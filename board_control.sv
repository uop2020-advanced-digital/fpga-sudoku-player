==> flow/design.v <==
package screen;
	typedef struct packed {
		logic [7:0] r;
		logic [7:0] g;
		logic [7:0] b;
	} color;
	typedef struct packed {
		logic [9:0] pixel;
		logic [9:0] line;
	} position;
	typedef enum logic [2:0] {
		idle,
		cell_signal,
		cell_draw,
		cursor_signal,
		cursor_draw
	} sys_state;
endpackage
module board_control(
    input logic clock,
    input logic [3:0] key_input,
    output logic [3:0] new_grid_i, new_grid_j
);
    logic [3:0] grid_i = 0;
    logic [3:0] grid_j = 0;
    always_ff@(posedge clock)
    begin
        if (key_input == 1 && grid_i != 4'b1000) begin 
            grid_i <= grid_i + 1;
        end
        if (key_input == 2 && grid_j != 4'b0000) begin 
            grid_j <= grid_j - 1;
        end
        if (key_input == 3 && grid_i != 4'b0000) begin 
            grid_i <= grid_i - 1;
        end
        if (key_input == 4 && grid_j != 4'b1000) begin 
            grid_j <= grid_j + 1;
        end
    end
    assign new_grid_i = grid_i;
    assign new_grid_j = grid_j;
endmodule
; From RTL to reports: board_control
; What the tools print for board_control, step after step.
; Lines are those of the file above, counted from 1.
; Operators: Yosys type, input widths -> output width; for muxes data width and select width s.
; Library cell names are shortened.
; The mark - stands for no value.
[design]
top_module = board_control
clk_port = clock
cell_library = sky130hd
pvt_corner = tt_025C_1v80

; Word-level counts
; Source: Yosys, flattened and elaborated, memories not mapped. Widths are those after wreduce. Registers that Yosys merges into a memory's read port (data or address) are not register bits. Print and check cells do not count. Equal cells are merged and count once.
[word_totals]
reg_bits = 8
output_inout_bits = 8
in_bits = 5
word_cells = 24
[op_classes]
mux = 4
n_eq = 6
reduce_and_logical = 8
add_sub_neg = 4
[ops]
columns = operator, n
row1 = $mux 4, 4
row2 = $add 4x1->4 const B, 2
row3 = $sub 4x1->4 const B, 2
row4 = $eq 4x2->1 const B, 2
row5 = $ne 4x4->1 const B, 2
row6 = $reduce_bool 4->1, 2
row7 = $logic_and 1x1->1, 4
row8 = $reduce_bool 2->1, 2
row9 = $eq 4x1->1 const B, 1
row10 = $eq 4x3->1 const B, 1

; Longest topological paths
; Yosys ltp: most cells in a row. Word level: on the elaborated netlist, between registers, memories and ports. Mapped: between sequential cells and ports; inverters and the memories' decode and read muxes count.
[logic_depth]
word_depth = 4
ABC_AREA = 0
ltp_mapped = 9

; Mapped cells and area
; Yosys stat after the flow's synthesis: flattened, memories mapped to cells. It holds for the ABC_AREA given above (unset counts as 0); a run with the other value may have another netlist.
[synth_totals]
mapped_area_um2 = 541.8
seq_area_um2 = 240.2
flip_flops = 8
n_buf = 1
cell_count = 51
[types]
columns = cell, n, area_total_um2
row1 = edfxtp_1, 8, 240.23
row2 = ha_1, 3, 37.536
row3 = xnor2_1, 3, 26.275
row4 = fa_1, 1, 20.019
row5 = inv_1, 4, 15.014
row6 = nor2_1, 4, 15.014
row7 = nor3_1, 3, 15.014
row8 = nor4b_2, 1, 15.014
row9 = o21ai_0, 3, 15.014
row10 = a21oi_1, 2, 10.01
row11 = mux2i_1, 1, 10.01
row12 = a41oi_1, 1, 8.758
row13 = and2b_2, 1, 8.758
row14 = o311ai_0, 1, 8.758
row15 = xor2_1, 1, 8.758
row16 = a21boi_0, 1, 7.507
row17 = a21o_1, 1, 7.507
row18 = a22oi_1, 1, 7.507
; Other cell types: 10; their cells: 11.

; Worst setup path after synthesis
; Path of least setup slack by OpenSTA after synthesis, without wires, with an ideal clock, recovery checks aside; 20% of the period is set as input and as output delay. Where synthesis merged equal registers, the netlist keeps one of their names.
[synth_path]
path_kind = register -> register
startpoint = reg grid_j[0]
endpoint = reg grid_j[3]
delay_ns = 1.870
launch_ns = 0.000
path_stages = 8
tclk_ns = 1.82
slack_ns = -0.050
path_buffers = 0
t_required_ns = 1.561
t_arrival_ns = 1.611
synth_period_reached_ns = 1.87
; "delay_ns" is the arrival time less input delay plus setup time.
; "path_stages": output pins that drive a net of the path, with the launching flip-flop's if there is one; two outputs of one cell count as two.
; "synth_period_reached_ns" = period - worst setup slack (recovery checks aside). The figure is calculated, with input and output delays left at 20% of the set period.
; The rows between start and end are the longest chain of elaborated cells between them; the timing report does not say that the signal goes this way. Where chains are equally long, one stands for them.
; A line is the first line of the expression or statement that the cell stems from. Yosys adds cells for indexed reads and writes and turns some case tables into memories.
; The path ends at the data pin of a flip-flop with enable; ways to the enable are not counted.
[synth_between]
path_cell_list = edfxtp_1 -> nor3_1 -> nand2_1 -> nand2_1 -> ha_1 -> a21o_1 -> a21oi_1 -> xnor2_1
elab_chain_cells = 4
[synth_rtl]
columns = item, line
row1 = "start, declared", 25  ; logic [3:0] grid_j = 0;
row2 = "start, assigned", 32  ; grid_j <= grid_j - 1;
row3 = "start, assigned", 38  ; grid_j <= grid_j + 1;
row4 = $reduce_bool 4->1, 31  ; if (key_input == 2 && grid_j != 4'b0000) begin
row5 = $logic_and 1x1->1, 31
row6 = $mux 4, 31
row7 = $mux 4, 37  ; if (key_input == 4 && grid_j != 4'b1000) begin
row8 = "end, assigned", 32
row9 = "end, assigned", 38
row10 = "end, declared", 25

; Path in the finished layout
; From the final timing report of record 1: the path of least setup slack in the routed layout; clock arrival at registers is part of the times.
[layout_path]
path_kind = register -> register
startpoint = reg grid_i[2]
endpoint = reg grid_i[2]
path_stages = 9
launch_ns = 0.25
path_buffers = 1
slack_ns = -0.31
t_arrival_ns = 1.84
tclk_ns = 1.43
t_required_ns = 1.53
; The rows between start and end are the longest chain of elaborated cells between them; the timing report does not say that the signal goes this way. Where chains are equally long, one stands for them.
; The path ends at the data pin of a flip-flop with enable; ways to the enable are not counted.
[layout_between]
path_cell_list = edfxtp_1 -> clkbuf_8 -> o311ai_2 -> o21ai_1 -> ha_2 -> nor2_1 -> mux2i_1 -> o211ai_1 -> a21boi_2
elab_chain_cells = 4
[layout_rtl]
columns = item, line
row1 = "start, declared", 24  ; logic [3:0] grid_i = 0;
row2 = "start, assigned", 29  ; grid_i <= grid_i + 1;
row3 = "start, assigned", 35  ; grid_i <= grid_i - 1;
row4 = $ne 4x4->1, 28  ; if (key_input == 1 && grid_i != 4'b1000) begin
row5 = $logic_and 1x1->1, 28
row6 = $mux 4, 28
row7 = $mux 4, 34  ; if (key_input == 3 && grid_i != 4'b0000) begin
row8 = "end, assigned", 29
row9 = "end, assigned", 35
row10 = "end, declared", 24

; 2 stored runs of board_control in the flow (synthesis by Yosys, layout by OpenROAD, sky130hd cells), in arbitrary order. Constraints: input delay and output delay 20% of the set period each, output load 0.01 pF.
; "clock_period_reached_ns" is the run's clock period less its worst setup slack. It is reckoned from that one timing run; input and output delays stay at 20% of the period that was set.
; "worst_path_time_ns" = time allowed to the worst setup path (clock period - input delay - output delay, where it has them) - its slack; a late launch clock adds to it, a late capture clock takes from it.
; "fin_power_uw": no workload was simulated; the value follows from the tool's default switching activity.

[record 1: settings]
period_ns = 1.43
CORE_UTILIZATION = 36
PLACE_DENSITY = 0.75
CORE_ASPECT_RATIO = 1.62
GPL_TIMING_DRIVEN = 0
GPL_ROUTABILITY_DRIVEN = 0
MIN_ROUTING_LAYER = met2
MAX_ROUTING_LAYER = met5
CAP_MARGIN = 20
CORE_MARGIN = 2
SLEW_MARGIN = 20
[record 1: results]
synth_area_um2 = 541.8
die_area_um2 = 1840.4
finish.stdcell_area_um2 = 1048.5
fin_util_pct = 75.8
final_setup_ws_ns = -0.312
tns_ns = -2.091
worst_hold_slack_ns = 0.394
fin_power_uw = 595.6
clock_period_reached_ns = 1.742
worst_path_time_ns = 1.74
worst_path_kind = register -> register

[record 2: settings]
period_ns = 2.33
CORE_UTILIZATION = 34
CAP_MARGIN = 20
CORE_MARGIN = 2
SLEW_MARGIN = 20
[record 2: results]
synth_area_um2 = 541.8
die_area_um2 = 1928.5
finish.stdcell_area_um2 = 783.3
fin_util_pct = 52.0
final_setup_ws_ns = 0.165
tns_ns = 0.000
worst_hold_slack_ns = 0.665
fin_power_uw = 331.3
clock_period_reached_ns = 2.165
worst_path_time_ns = 1.70
worst_path_kind = input -> register
